==> flow/design.v <==
module  klein_64  ( start , inp , key , ck , ready , out ) ;
input   start ;
input   [0:7]  inp ;   
input   [0:7]  key ;   
input   ck ;  
output  ready ;
output  [0:7]  out ;   
wire    round0 ;
wire    [0:3]  round ;
wire    [0:7]  rout;
wire    [0:3]  sels;
wire    [0:3]  selk;
klein_control  u_control  (
  .start   ( start   ) ,
  .ck      ( ck      ) ,
  .round0  ( round0  ) ,
  .round   ( round   ) ,
  .ready   ( ready   ) ,
  .sels    ( sels    ) ,
  .selk    ( selk    ) 
) ;
klein_comb  u_comb  (
  .inp     ( inp    ), 
  .key     ( key    ), 
  .round0  ( round0 ), 
  .ck      ( ck     ) ,
  .round   ( round  ),
  .sels    ( sels   ),
  .selk    ( selk   ), 
  .out     ( rout   )
) ;
assign  out  =  rout ;
endmodule
module  klein_control  ( start , ck , round0 ,  round , ready, sels, selk ) ;
input   start ;
input   ck ;  
output  round0 ;   
output  [0:3] round;
output  ready ;
output   [0:3]   sels;
output   [0:3]   selk;
reg     [0:3]  round_ps;
wire    [0:3]  round_ns;
reg     [2:0]  cnt_ps ;   
wire    [2:0]  cnt_ns ;   
reg            ready ;    
wire 		   round12;
reg     [0:7] intsel;
assign  cnt_ns  =  start  ?  0  :  cnt_ps + 1 ;
always  @ ( posedge ck )  cnt_ps  <=  cnt_ns ;
assign  round_ns    =  start ? 0 : ( (cnt_ps==7) ? round_ps+1 : round_ps) ;
always  @ ( posedge ck  )  round_ps  <=  round_ns ;
assign  round0   =  ( round_ps == 0 ) ;
assign  round12  =  ( round_ps == 12 ) ;
assign  round  =  round_ps;
always  @ ( posedge ck )  ready  <=  round12 ;
always  @ ( * )
  case  ( cnt_ps )
    4'h0  :  intsel  =  { 4'b0111 , 4'b0000 } ; 
    4'h1  :  intsel  =  { 4'b1011 , 4'b0000 } ; 
    4'h2  :  intsel  =  { 4'b1001 , 4'b0010 } ; 
    4'h3  :  intsel  =  { 4'b0000 , 4'b0101 } ; 
    4'h4  :  intsel  =  { 4'b0111 , 4'b1001 } ;
    4'h5  :  intsel  =  { 4'b0011 , 4'b1000 } ; 
    4'h6  :  intsel  =  { 4'b0001 , 4'b1000 } ; 
    4'h7  :  intsel  =  { 4'b0000 , 4'b1100 } ; 
  endcase  
assign sels= intsel[0:3]; 
assign selk= intsel[4:7]; 
endmodule
module  sbox  ( a , y ) ;
input   [0:3]  a ;   
output  [0:3]  y ;   
reg     [0:3]  y ;   
function [0:3] F;
input [0:3] x;
case ( x )
  4'h0  :  F  =  4'h3 ; 
  4'h1  :  F  =  4'hD ; 
  4'h2  :  F  =  4'h7 ; 
  4'h3  :  F  =  4'h8 ; 
  4'h4  :  F  =  4'hB ;
  4'h5  :  F  =  4'h5 ; 
  4'h6  :  F  =  4'hF ; 
  4'h7  :  F  =  4'h0 ; 
  4'h8  :  F  =  4'hA ; 
  4'h9  :  F  =  4'h4 ; 
  4'hA  :  F  =  4'h6 ; 
  4'hB  :  F  =  4'h9 ; 
  4'hC  :  F  =  4'h2 ; 
  4'hD  :  F  =  4'hC ; 
  4'hE  :  F  =  4'hE ; 
  4'hF  :  F  =  4'h1 ;
endcase
endfunction
function [0:3] G;
input [0:3] x;
case ( x )
  4'h0  :  G  =  4'h0 ; 
  4'h1  :  G  =  4'hA ; 
  4'h2  :  G  =  4'h4 ; 
  4'h3  :  G  =  4'hF ; 
  4'h4  :  G  =  4'hC ;
  4'h5  :  G  =  4'h7 ; 
  4'h6  :  G  =  4'h9 ; 
  4'h7  :  G  =  4'h3 ; 
  4'h8  :  G  =  4'h8 ; 
  4'h9  :  G  =  4'h2 ; 
  4'hA  :  G  =  4'hE ; 
  4'hB  :  G  =  4'h5 ; 
  4'hC  :  G  =  4'h6 ; 
  4'hD  :  G  =  4'hD ; 
  4'hE  :  G  =  4'h1 ; 
  4'hF  :  G  =  4'hB ;
endcase
endfunction
function [0:3] H;
input [0:3] x;
case ( x )
  4'h0  :  H  =  4'h9 ; 
  4'h1  :  H  =  4'h6 ; 
  4'h2  :  H  =  4'h8 ; 
  4'h3  :  H  =  4'hF ; 
  4'h4  :  H  =  4'h3 ;
  4'h5  :  H  =  4'hC ; 
  4'h6  :  H  =  4'h2 ; 
  4'h7  :  H  =  4'h5 ; 
  4'h8  :  H  =  4'hD ; 
  4'h9  :  H  =  4'h0 ; 
  4'hA  :  H  =  4'h4 ; 
  4'hB  :  H  =  4'h1 ; 
  4'hC  :  H  =  4'h7 ; 
  4'hD  :  H  =  4'hA ; 
  4'hE  :  H  =  4'hE ; 
  4'hF  :  H  =  4'hB ;
endcase
endfunction
always  @ ( * )
  y = F(G(H(a)));
endmodule
module  klein_comb  ( inp, key, round0, round1, round, sels, selk, out, ck ) ;
input   [0:7]   inp ;   
input   [0:7]   key ;
input   [0:3]   sels;
input   [0:4]   selk;
input           round0;
input           round1;
input   [0:4]   round;
input   ck;
output  [0:7]   out;
reg     [0:12*8-1]   state ;
reg     [0:10*8-1]    keys;
wire    [0:12*8-1]   nstate ;
wire    [0:10*8-1]    nkeys;
wire    [0:3]        sbin1;
wire    [0:3]        sbin2;
wire    [0:3]        sbin3;
wire    [0:3]        sbin4;
wire    [0:3]        sbout3;
wire    [0:3]        sbout4;
wire    [0:7]        r9in;
wire    [0:7]        r9out;
wire    [0:7]        r10in;
wire    [0:7]        r11in;
wire    [0:7]        r0temp;
wire    [0:7]        k0temp;
assign sbin1= sels[0] ? state[56:59]  : state[0:3];
assign sbin2= sels[0] ? state[60:63]  : state[4:7];
sbox  sb1( .a(sbin1) , .y(nstate[8:11]));
sbox  sb2( .a(sbin2) , .y(nstate[12:15]));
assign r0temp = round0 ? inp : state[88:95];
assign nstate[0:7]  = r0temp ^ nkeys[0:7];
assign nstate[16:47]= state[8:39]; 
assign nstate[48:55]= sels[0] ? state[0:7] : state[56:63];
assign nstate[56:63] = state[48:55];
assign nstate[64:71]  =  { state[9:15] , 1'b0 }  ^  { 3'b000 , state[8] , state[8] , 1'b0 , state[8] , state[8] } ; 
assign r9in=sels[1] ? state[40:47] : state[8:15];
assign r9out  =  r9in  ^  { r9in[1:7] , 1'b0 }  ^  { 3'b000 , r9in[0] , r9in[0] , 1'b0 , r9in[0] , r9in[0] } ; 
assign nstate[72:79]= r9out ^ state[64:71];
assign r10in= sels[2] ? state[40:47] : state[8:15];
assign nstate[80:87]=state[72:79]^r10in;
assign r11in= sels[3] ? state[40:47] : state[8:15];
assign nstate[88:95]= state[80:87]^r11in;
always  @ ( posedge ck )  state  <=  nstate ;
assign sbin3= keys[40:43];
assign sbin4= keys[44:47];
sbox sb3(.a(sbin3), .y(sbout3));
sbox sb4(.a(sbin4), .y(sbout4));
assign k0temp =  round0 ? key : (selk[0] ? (selk[1] ? keys[32:39] : keys[72:79] ): keys[8:15]);
assign nkeys[0:7] = selk[4] ? ({3'b0 , round} ^ k0temp) : k0temp;
assign nkeys[8:15]= keys[0:7];
assign nkeys[16:23]= selk[0] ? keys[8:15] : keys[16:23];
assign nkeys[24:31]= selk[0] ? keys[16:23] : (selk[1] ? (round1 ? key^keys[24:31] : keys[72:79]^keys[24:31]) : keys[24:31]);
assign nkeys[32:39]= selk[0] ? keys[24:31] : (selk[1] ? keys[32:39] : (round1 ? (key^keys[32:39]) : (keys[72:79]^keys[32:39])));
assign nkeys[40:47] = round0 ? (key^keys[32:39]) : (selk[2] ? (selk[3] ?  (keys[72:79]^keys[32:39]) : keys[72:79]) : (selk[3] ? keys[32:39] : keys[40:47]) );
assign nkeys[48:55]= selk[0] ? ((selk[2:3]==2'b01) ? {sbout3, sbout4} : keys[40:47] ) : keys[48:55];
assign nkeys[56:63]= selk[0] ? keys[48:55] : keys[56:63];
assign nkeys[64:71] = selk[0] ? keys[56:63] : (round1 ? key : keys[72:79]);
assign nkeys[72:79] = keys[64:71];
always  @ ( posedge ck )  keys  <=  nkeys ;
assign out=nstate[0:7];  
endmodule
* Tool chain data of klein_64
Tool output for the design above, in the order of the flow.
Lines are those of the file above, counted from 1.
Not given: --
- Top :: klein_64
- Clock input :: ck
- Library :: sky130hd
- Corner :: tt_025C_1v80

* Elaborated design
Yosys after proc, flatten, opt, wreduce and memory -nomap, before mapping. Print and check cells are not counted. Equal cells are merged and count once.
Yosys's memory passes give these memory sizes; they may raise the number of words (mostly to a power of two), join words into wider ones and drop unused or constant bits.
- Bits in read-only memories :: 448
- Word width x clocked read ports :: 16
- Register bits :: 136
- Memory cells :: 7
- Bits of input ports :: 18
- Elaborated cells :: 36
** Memory list
- (name not given) :: words 16, bits a word 4, rd ports 1, write ports 0, line 119 : case ( x )
- (name not given) :: words 16, bits a word 4, rd ports 1, write ports 0, line 98 : case ( x )
- (name not given) :: words 16, bits a word 4, rd ports 1, write ports 0, line 77 : case ( x )
- (name not given) :: words 16, bits a word 4, rd ports 1, write ports 0, line 119
- (name not given) :: words 16, bits a word 4, rd ports 1, write ports 0, line 98
- (name not given) :: words 16, bits a word 4, rd ports 1, write ports 0, line 77
Memories not listed: 1.
- Add/sub/neg operators :: 2
- Bitwise logic cells :: 8
- Eq/ne operators :: 2
- Muxes and demuxes :: 11
- Reduce/logical cells :: 1
** Operator list (number)
- two-way mux 8 bit :: 8
- XOR 8 bit :: 5
- XOR 8 x 5 -> 8 bit :: 2
- XOR 4 x 8 -> 8 bit :: 1
- two-way mux 4 bit :: 2
- adder 4 x 1 -> 4 bit (second input constant) :: 1
- equality test 4 bit (second input constant) :: 1
- zero test 4 bit :: 1
- adder 3 x 1 -> 3 bit (second input constant) :: 1
- equality test 3 bit (second input constant) :: 1
- two-way mux 3 bit :: 1

* Logic depth
Longest topological path by Yosys (ltp), each cell counted once; first at word level (registers and memories cut), then after technology mapping (sequential cells cut; the memories' decode and read muxes count).
- Depth after elaboration :: 5
- ABC_AREA :: 0
- Depth in mapped cells :: 12
- Depth with buffers taken out :: 11

* Mapped cells and area
Yosys stat after the flow's synthesis: flattened, memories mapped to cells. It holds for the ABC_AREA given above (unset counts as 0); a run with the other value may have another netlist.
The area totals of this step are shown rounded.
- Flip-flop cells :: 120
- Synthesis area :: 4441 sq um
- Cell count :: 361
- Sequential area :: 2402 sq um
- Buffers :: 20
** Cells by type (number)
- sky130_fd_sc_hd__dfxtp_1 :: 120
- sky130_fd_sc_hd__xnor2_1 :: 49
- sky130_fd_sc_hd__mux2i_1 :: 35
- sky130_fd_sc_hd__ha_1 :: 20
- sky130_fd_sc_hd__mux2_2 :: 15
- sky130_fd_sc_hd__xor2_1 :: 15
- sky130_fd_sc_hd__mux2i_4 :: 4
- sky130_fd_sc_hd__buf_4 :: 8
- sky130_fd_sc_hd__nor2_1 :: 16
- sky130_fd_sc_hd__inv_1 :: 15
- sky130_fd_sc_hd__o32ai_4 :: 2
- sky130_fd_sc_hd__mux4_2 :: 2
- sky130_fd_sc_hd__a21oi_1 :: 8
- sky130_fd_sc_hd__clkbuf_1 :: 9
- sky130_fd_sc_hd__xnor2_2 :: 2
- sky130_fd_sc_hd__and2_1 :: 5
- sky130_fd_sc_hd__nand2_1 :: 8
- sky130_fd_sc_hd__o21ai_1 :: 4
Other cell types: 15; their cells: 24.
The figures by module come from a second, unflattened synthesis with its own total; it is not the netlist above.
- Cells (unflattened synthesis) :: 746
- Area (unflattened synthesis) :: 8549 sq um
Rows give one instance, submodules left out.
** By module
- klein_comb :: area 6352 sq um, instances 1, cells 506, sequential area 3904 sq um
- sbox :: area 394.1 sq um, instances 4, cells 46, sequential area 0.0 sq um
- klein_control :: area 616.8 sq um, instances 1, cells 55, sequential area 320.3 sq um
- klein_64 :: area 3.8 sq um, instances 1, cells 1, sequential area 0.0 sq um

* Path before layout
Path of least setup slack by OpenSTA after synthesis, without wires, with an ideal clock, recovery checks aside; 20% of the period is set as input and as output delay. Where synthesis merged equal registers, the netlist keeps one of their names.
- Path type :: register -> register
- Start point :: reg (no name shown)
- End point :: reg u_comb.state[8]
- Arrival :: 2.893 ns
- Path buffers :: 2
- Delay of the path :: 2.965 ns
- Path slack :: 0.345 ns
- Clock period :: 3.31 ns
- Driving pins on the path :: 13
- Period reached after synthesis :: 2.965 ns
"delay of the path" is the arrival time less input delay plus setup time.
"driving pins on the path": output pins that drive a net of the path, with the launching flip-flop's if there is one; two outputs of one cell count as two.
"period reached after synthesis" is the clock period less the worst setup slack; recovery checks do not enter. This is arithmetic on one report: input and output delays are still those of the set period (20% each).
Between the ends stands the longest chain of elaborated cells between them, by number of cells; it is not shown to be the way that was timed. Of several equally long chains one is given.
A line is the first line of the expression or statement that the cell stems from. Yosys adds cells for indexed reads and writes and turns some case tables into memories.
The chain passes a memory read, where the word-level depth is cut; so it can be longer than that depth.
- Path through :: sky130_fd_sc_hd__dfxtp_1 -> sky130_fd_sc_hd__buf_6 -> sky130_fd_sc_hd__buf_1 -> sky130_fd_sc_hd__mux2i_1 -> sky130_fd_sc_hd__ha_1 -> sky130_fd_sc_hd__inv_1 -> sky130_fd_sc_hd__ha_1 -> sky130_fd_sc_hd__xnor2_1 -> sky130_fd_sc_hd__mux2i_1 -> sky130_fd_sc_hd__o31ai_1 -> sky130_fd_sc_hd__ha_1 -> sky130_fd_sc_hd__mux2i_1 -> sky130_fd_sc_hd__xnor2_1
- Cells in the longest elaborated chain :: 3
- Elaborated cells between the ends (all ways) :: 3
- RTL lines with such cells :: 3
** RTL lines, path after synthesis
- two-way mux 4 bit :: line 167 : assign sbin1= sels[0] ? state[56:59]  : state[0:3];
- memory read (16 x 4 bit) :: line 119 : case ( x )
- memory read (16 x 4 bit) :: line 98 : case ( x )
- end, declared :: line 151 : reg     [0:12*8-1]   state ;

* Path in the finished layout
Path of least setup slack in the final report of record 1 (OpenROAD, finished layout, wires in). Where an end is a register, its clock arrival counts in the times.
- Path type :: register -> register
- Start point :: reg (no name shown)
- End point :: reg u_comb.state[12]
- Arrival :: 2.92 ns
- Driving pins on the path :: 12
- Path slack :: -0.52 ns
- Path buffers :: 2
- Clock period :: 2.06 ns
Between the ends stands the longest chain of elaborated cells between them, by number of cells; it is not shown to be the way that was timed. Of several equally long chains one is given.
The chain passes a memory read, where the word-level depth is cut; so it can be longer than that depth.
- Path through :: sky130_fd_sc_hd__dfxtp_4 -> sky130_fd_sc_hd__buf_12 -> sky130_fd_sc_hd__buf_12 -> sky130_fd_sc_hd__mux2_4 -> sky130_fd_sc_hd__xor2_2 -> sky130_fd_sc_hd__ha_1 -> sky130_fd_sc_hd__xnor2_2 -> sky130_fd_sc_hd__mux2i_1 -> sky130_fd_sc_hd__o31ai_1 -> sky130_fd_sc_hd__ha_1 -> sky130_fd_sc_hd__mux2i_1 -> sky130_fd_sc_hd__xnor2_1
- Cells in the longest elaborated chain :: 3
- Elaborated cells between the ends (all ways) :: 3
- RTL lines with such cells :: 3
** RTL lines, path post-layout
- two-way mux 4 bit :: line 168 : assign sbin2= sels[0] ? state[60:63]  : state[4:7];
- memory read (16 x 4 bit) :: line 119 : case ( x )
- memory read (16 x 4 bit) :: line 98 : case ( x )
- end, declared :: line 151 : reg     [0:12*8-1]   state ;

Wiki page: klein_64 / flow data

2 stored runs of klein_64 in the flow (synthesis by Yosys, layout by OpenROAD, sky130hd cells), in arbitrary order. Constraints: input delay and output delay 20% of the set period each, output load 0.01 pF.
"achieved period" means the clock period less the worst setup slack. The figure is calculated, with input and output delays left at 20% of the set period.
By "critical path time" is meant the share of the clock period that the worst setup path is allowed (20% is reserved at inputs, 20% at outputs), minus its slack. Clock arrival times at its registers enter into it.
By "power consumption" is meant OpenSTA's value without simulated activity: inputs other than the clock are taken to toggle once in ten clock periods, and the tool carries that through the logic.
Values from the reports are rounded here.

* Record 1
** Files
==> flow/run.sh <==
#!/bin/bash
# the make line also repeats the synthesis and layout settings of config.mk as NAME=value (left out here)
make -C /OpenROAD-flow-scripts/flow DESIGN_CONFIG=/design/flow/config.mk WORK_HOME=/design/flow/orfs CLKGATE_MAP_FILE= finish
==> flow/config.mk <==
export PLATFORM = sky130hd
export DESIGN_NAME = klein_64
export DESIGN_NICKNAME = klein_64
export VERILOG_FILES = /design/flow/design.v
export SDC_FILE = /design/flow/constraint.sdc
export NUM_CORES = 4
export LEC_CHECK = 0
export ABC_AREA = 0
export CAP_MARGIN = 20
export CORE_MARGIN = 2
export CORE_UTILIZATION = 32
export GPL_ROUTABILITY_DRIVEN = 0
export GPL_TIMING_DRIVEN = 1
export MAX_ROUTING_LAYER = met4
export MIN_ROUTING_LAYER = met1
export PLACE_DENSITY_LB_ADDON = 0.01
export SETUP_SLACK_MARGIN = 0.25
export SLEW_MARGIN = 20
export TNS_END_PERCENT = 15
==> flow/constraint.sdc <==
create_clock -name core_clock -period 2.06 [get_ports {ck}]
set_input_delay 0.4120 -clock core_clock [delete_from_list [all_inputs] [get_ports {ck}]]
set_output_delay 0.4120 -clock core_clock [all_outputs]
set_load 0.01 [all_outputs]
** Results
- Synthesis area :: 4441 sq um
- Die outline area :: 14840 sq um
- Standard-cell area after routing :: 6276 sq um
- Final design utilization :: 45.7 %
- Smallest setup slack :: -0.521 ns
- Setup total negative slack :: -5.559 ns
- Worst hold slack :: 0.324 ns
- Power consumption :: 10790 µW
- Achieved period :: 2.581 ns
- Critical path time :: 2.58 ns
- Kind of the worst setup path :: register -> register

* Record 2
** Files
==> flow/run.sh <==
#!/bin/bash
# the make line also repeats the synthesis and layout settings of config.mk as NAME=value (left out here)
make -C /OpenROAD-flow-scripts/flow DESIGN_CONFIG=/design/flow/config.mk WORK_HOME=/design/flow/orfs CLKGATE_MAP_FILE= finish
==> flow/config.mk <==
export PLATFORM = sky130hd
export DESIGN_NAME = klein_64
export DESIGN_NICKNAME = klein_64
export VERILOG_FILES = /design/flow/design.v
export SDC_FILE = /design/flow/constraint.sdc
export NUM_CORES = 4
export LEC_CHECK = 0
export CAP_MARGIN = 20
export CORE_MARGIN = 2
export CORE_UTILIZATION = 40
export SLEW_MARGIN = 20
==> flow/constraint.sdc <==
create_clock -name core_clock -period 3.72 [get_ports {ck}]
set_input_delay 0.7440 -clock core_clock [delete_from_list [all_inputs] [get_ports {ck}]]
set_output_delay 0.7440 -clock core_clock [all_outputs]
set_load 0.01 [all_outputs]
** Results
- Synthesis area :: 4441 sq um
- Die outline area :: 11960 sq um
- Standard-cell area after routing :: 5375 sq um
- Final design utilization :: 49.6 %
- Smallest setup slack :: 0.232 ns
- Setup total negative slack :: 0.000 ns
- Worst hold slack :: 0.321 ns
- Power consumption :: 5208 µW
- Achieved period :: 3.488 ns
- Critical path time :: 2.74 ns
- Kind of the worst setup path :: register -> output
